==> flow/design.v <==
module mul(input logic Clock, load, input logic [31:0] multiplicador, multiplicando, output logic[63:0] resultado, output logic [4:0] counter);
logic [63:0] resultado_atual;
logic [31:0] multiplicador_atual;
logic [31:0] multiplicando_atual;
always_ff@(posedge Clock) begin
	if(load == 1'b1) begin
		counter = 5'b0;
		resultado_atual = 64'b0;
		multiplicador_atual = multiplicador;
		multiplicando_atual = multiplicando;
	end
	if(multiplicador_atual[0] == 1) begin
		resultado_atual = resultado_atual + multiplicando_atual;
	end
	multiplicando_atual = multiplicando_atual << 1;
	multiplicador_atual = multiplicador_atual >> 1;	
	if (counter == 5'b11111) begin
		resultado <= resultado_atual;
		counter = 5'b0;
	end 
	counter = counter + 1;
end
endmodule: mul
# Tool chain data of mul
# What the tools print for mul, step after step.
# Lines are those of the file above, counted from 1.
# Operators: Yosys type, input widths -> output width; for muxes data width and select width s.
# Not given: --
[setup]
design = "mul"
clock_port = "Clock"
library = "sky130hd"
lib_corner = "tt_025C_1v80"

# After elaboration
# Yosys after proc, flatten, opt, wreduce and memory -nomap, before mapping. Enables and synchronous resets that opt folds into registers are not counted as muxes. Memory bits, and registers merged into a memory's read port (data or address), are not among the register bits. Print and check cells are not counted. Equal cells are merged and count once.
[op_classes]
n_eq = 1
add_sub_neg = 2
mux = 6
[ops]
columns = ["op", "count"]
rows = [
  ["$mux 64", 2],
  ["$add 64x32->64", 1],
  ["$mux 32", 1],
  ["$mux 31", 1],
  ["$mux 5", 2],
  ["$add 5x1->5 const B", 1],
  ["$eq 5x5->1 const B", 1],
]
[word_totals]
reg_bits = 195
in_bits = 66
out_inout_bits = 69

# Logic depth
# Longest topological path by Yosys (ltp), each cell counted once; first at word level (registers and memories cut), then after technology mapping (sequential cells cut; the memories' decode and read muxes count).
[depth]
word_depth = 4
ABC_AREA = 0
depth_mapped = 17
ltp_nobuf = 10

# After synthesis
# Yosys stat after the flow's synthesis: flattened, memories mapped to cells. It holds for the ABC_AREA given above (unset counts as 0); a run with the other value may have another netlist.
# Totals and module areas in this step are rounded.
[synth_totals]
mapped_area_um2 = 8620
flip_flops = 195
seqArea_um2 = 4540
buf_cells = 36
cell_count = 793
[types]
columns = ["cell", "count"]
rows = [
  ["sky130_fd_sc_hd__dfxtp_1", 131],
  ["sky130_fd_sc_hd__edfxtp_1", 64],
  ["sky130_fd_sc_hd__mux2_2", 62],
  ["sky130_fd_sc_hd__ha_1", 32],
  ["sky130_fd_sc_hd__xnor2_1", 35],
  ["sky130_fd_sc_hd__nand2_1", 70],
  ["sky130_fd_sc_hd__nor2b_1", 37],
  ["sky130_fd_sc_hd__a21oi_1", 42],
  ["sky130_fd_sc_hd__o21ai_0", 32],
  ["sky130_fd_sc_hd__xor2_1", 18],
  ["sky130_fd_sc_hd__a22o_1", 15],
  ["sky130_fd_sc_hd__nor2_1", 34],
  ["sky130_fd_sc_hd__nand4_1", 18],
  ["sky130_fd_sc_hd__clkbuf_1", 26],
  ["sky130_fd_sc_hd__nand3_1", 19],
  ["sky130_fd_sc_hd__nor3_1", 17],
  ["sky130_fd_sc_hd__a21o_1", 10],
  ["sky130_fd_sc_hd__o211ai_1", 9],
]
# Other cell types: 45; their cells: 122.

# Timing after synthesis
# OpenSTA on the mapped netlist: ideal clock, no wires. The path of least setup slack (recovery checks aside). Input and output delay are each 20% of the period. Register names are those of the netlist, which keeps one name where synthesis merged equal registers.
[synth_path]
path_type = "input to register"
from = "input port load"
to = "register resultado[45]"
delay_ns = 3.815
path_slack_ns = 1.809
path_buffers = 5
t_required_ns = 6.766
tclk_ns = 7.03
stages = 15
in_delay_ns = 1.406
t_arrival_ns = 4.957
setup_ns = 0.264
synth_period_reached_ns = 5.221
# "delay_ns" = arrival - input delay + setup time.
# "stages": output pins that drive a net of the path, with the launching flip-flop's if there is one; two outputs of one cell count as two.
# "synth_period_reached_ns" is the clock period less the worst setup slack; recovery checks do not enter. This is arithmetic on one report: input and output delays are still those of the set period (20% each).
# Between the ends stands the longest chain of elaborated cells between them, by number of cells; it is not shown to be the way that was timed. Of several equally long chains one is given.
# Each line given opens the expression or statement behind the cell; cells for indexed reads and writes are added by Yosys, which also makes memories of some case tables.
# Ways into the end's enable are left out, as the timed path ends at the data pin.
[synth_between]
path_cell_list = "sky130_fd_sc_hd__clkbuf_1 > sky130_fd_sc_hd__clkbuf_1 > sky130_fd_sc_hd__clkbuf_1 > sky130_fd_sc_hd__buf_1 > sky130_fd_sc_hd__mux2_2 > sky130_fd_sc_hd__ha_1 > sky130_fd_sc_hd__a21oi_2 > sky130_fd_sc_hd__o21ai_0 > sky130_fd_sc_hd__a2111oi_0 > sky130_fd_sc_hd__o211ai_1 > sky130_fd_sc_hd__nand4_1 > sky130_fd_sc_hd__and2_1 > sky130_fd_sc_hd__buf_2 > sky130_fd_sc_hd__nor3_1 > sky130_fd_sc_hd__xnor2_1"
elab_chain_cells = 3
cone_cells = 5
lines_between = 3
[synth_lines]
columns = ["element", "line", "source"]
rows = [
  ["start: declaration", 1, "module mul(input logic Clock, load, input logic [31:0] multiplicador, multiplicando, output logic[63:0] result ..."],
  ["$mux 64", 6, "if(load == 1'b1) begin"],
  ["$add 64x32->64", 13, "resultado_atual = resultado_atual + multiplicando_atual;"],
  ["$mux 64", 12, "if(multiplicador_atual[0] == 1) begin"],
  ["end: assignment", 18, "resultado <= resultado_atual;"],
  ["end: declaration", 1, ""],
]

# Path in the finished layout
# From the final timing report of entry A: the path of least setup slack in the routed layout; clock arrival at registers is part of the times.
[layout_path]
path_type = "input to register"
from = "input port load"
to = "register resultado[57]"
t_arrival_ns = 4.96
in_delay_ns = 1.17
setup_ns = 0.25
stages = 11
tclk_ns = 5.87
path_slack_ns = 1.10
t_required_ns = 6.06
path_buffers = 1
# Between the ends stands the longest chain of elaborated cells between them, by number of cells; it is not shown to be the way that was timed. Of several equally long chains one is given.
# Ways into the end's enable are left out, as the timed path ends at the data pin.
[layout_between]
path_cell_list = "sky130_fd_sc_hd__buf_4 > sky130_fd_sc_hd__mux2_2 > sky130_fd_sc_hd__ha_1 > sky130_fd_sc_hd__a21oi_2 > sky130_fd_sc_hd__o21ai_0 > sky130_fd_sc_hd__a2111oi_0 > sky130_fd_sc_hd__o211ai_1 > sky130_fd_sc_hd__nand4_1 > sky130_fd_sc_hd__and2_1 > sky130_fd_sc_hd__nor3_1 > sky130_fd_sc_hd__mux2_2"
elab_chain_cells = 3
cone_cells = 5
lines_between = 3
[layout_lines]
columns = ["element", "line", "source"]
rows = [
  ["start: declaration", 1, "module mul(input logic Clock, load, input logic [31:0] multiplicador, multiplicando, output logic[63:0] result ..."],
  ["$mux 64", 6, "if(load == 1'b1) begin"],
  ["$add 64x32->64", 13, "resultado_atual = resultado_atual + multiplicando_atual;"],
  ["$mux 64", 12, "if(multiplicador_atual[0] == 1) begin"],
  ["end: assignment", 18, "resultado <= resultado_atual;"],
  ["end: declaration", 1, ""],
]

## Implementation results

2 stored runs of mul in the flow (synthesis by Yosys, layout by OpenROAD, sky130hd cells), in arbitrary order. Constraints: input delay and output delay 20% of the set period each, output load 0.01 pF.
"achieved_clock_period_ns": clock period set for the run, less the worst setup slack. It is reckoned from that one timing run; input and output delays stay at 20% of the period that was set.
By "worst_path_allowed_less_slack_ns" is meant the share of the clock period that the worst setup path is allowed (20% is reserved at inputs, 20% at outputs), minus its slack. Clock arrival times at its registers enter into it.
Results are given in rounded form.

# entry A
==> flow/run.sh <==
#!/bin/bash
# the make line also repeats the synthesis and layout settings of config.mk as NAME=value (left out here)
make -C /OpenROAD-flow-scripts/flow DESIGN_CONFIG=/design/flow/config.mk WORK_HOME=/design/flow/orfs CLKGATE_MAP_FILE= finish
==> flow/config.mk <==
export PLATFORM = sky130hd
export DESIGN_NAME = mul
export DESIGN_NICKNAME = mul
export VERILOG_FILES = /design/flow/design.v
export SDC_FILE = /design/flow/constraint.sdc
export NUM_CORES = 4
export LEC_CHECK = 0
export CAP_MARGIN = 20
export CORE_MARGIN = 2
export CORE_UTILIZATION = 21
export SLEW_MARGIN = 20
==> flow/constraint.sdc <==
create_clock -name core_clock -period 5.87 [get_ports {Clock}]
set_input_delay 1.1740 -clock core_clock [delete_from_list [all_inputs] [get_ports {Clock}]]
set_output_delay 1.1740 -clock core_clock [all_outputs]
set_load 0.01 [all_outputs]

==> entry A: results <==
synth_chip_area_um2=8620
final_die_area_um2=42700
layout_stdcell_area_um2=11100
worstSetupSlack_ns=1.10
tns_setup_ns=0.000
achieved_clock_period_ns=4.770
worst_path_allowed_less_slack_ns=3.60
timing.worst_path_kind="input to register"

# entry B
==> flow/run.sh <==
#!/bin/bash
# the make line also repeats the synthesis and layout settings of config.mk as NAME=value (left out here)
make -C /OpenROAD-flow-scripts/flow DESIGN_CONFIG=/design/flow/config.mk WORK_HOME=/design/flow/orfs CLKGATE_MAP_FILE= finish
==> flow/config.mk <==
export PLATFORM = sky130hd
export DESIGN_NAME = mul
export DESIGN_NICKNAME = mul
export VERILOG_FILES = /design/flow/design.v
export SDC_FILE = /design/flow/constraint.sdc
export NUM_CORES = 4
export LEC_CHECK = 0
export CAP_MARGIN = 25
export CORE_ASPECT_RATIO = 0.53
export CORE_MARGIN = 2
export CORE_UTILIZATION = 53
export CTS_CLUSTER_SIZE = 25
export GPL_ROUTABILITY_DRIVEN = 0
export SETUP_SLACK_MARGIN = 0.43
export SLEW_MARGIN = 35
==> flow/constraint.sdc <==
create_clock -name core_clock -period 4.36 [get_ports {Clock}]
set_input_delay 0.8720 -clock core_clock [delete_from_list [all_inputs] [get_ports {Clock}]]
set_output_delay 0.8720 -clock core_clock [all_outputs]
set_load 0.01 [all_outputs]

==> entry B: results <==
synth_chip_area_um2=8620
final_die_area_um2=17300
layout_stdcell_area_um2=11000
worstSetupSlack_ns=0.452
tns_setup_ns=0.000
achieved_clock_period_ns=3.908
worst_path_allowed_less_slack_ns=3.04
timing.worst_path_kind="input to register"
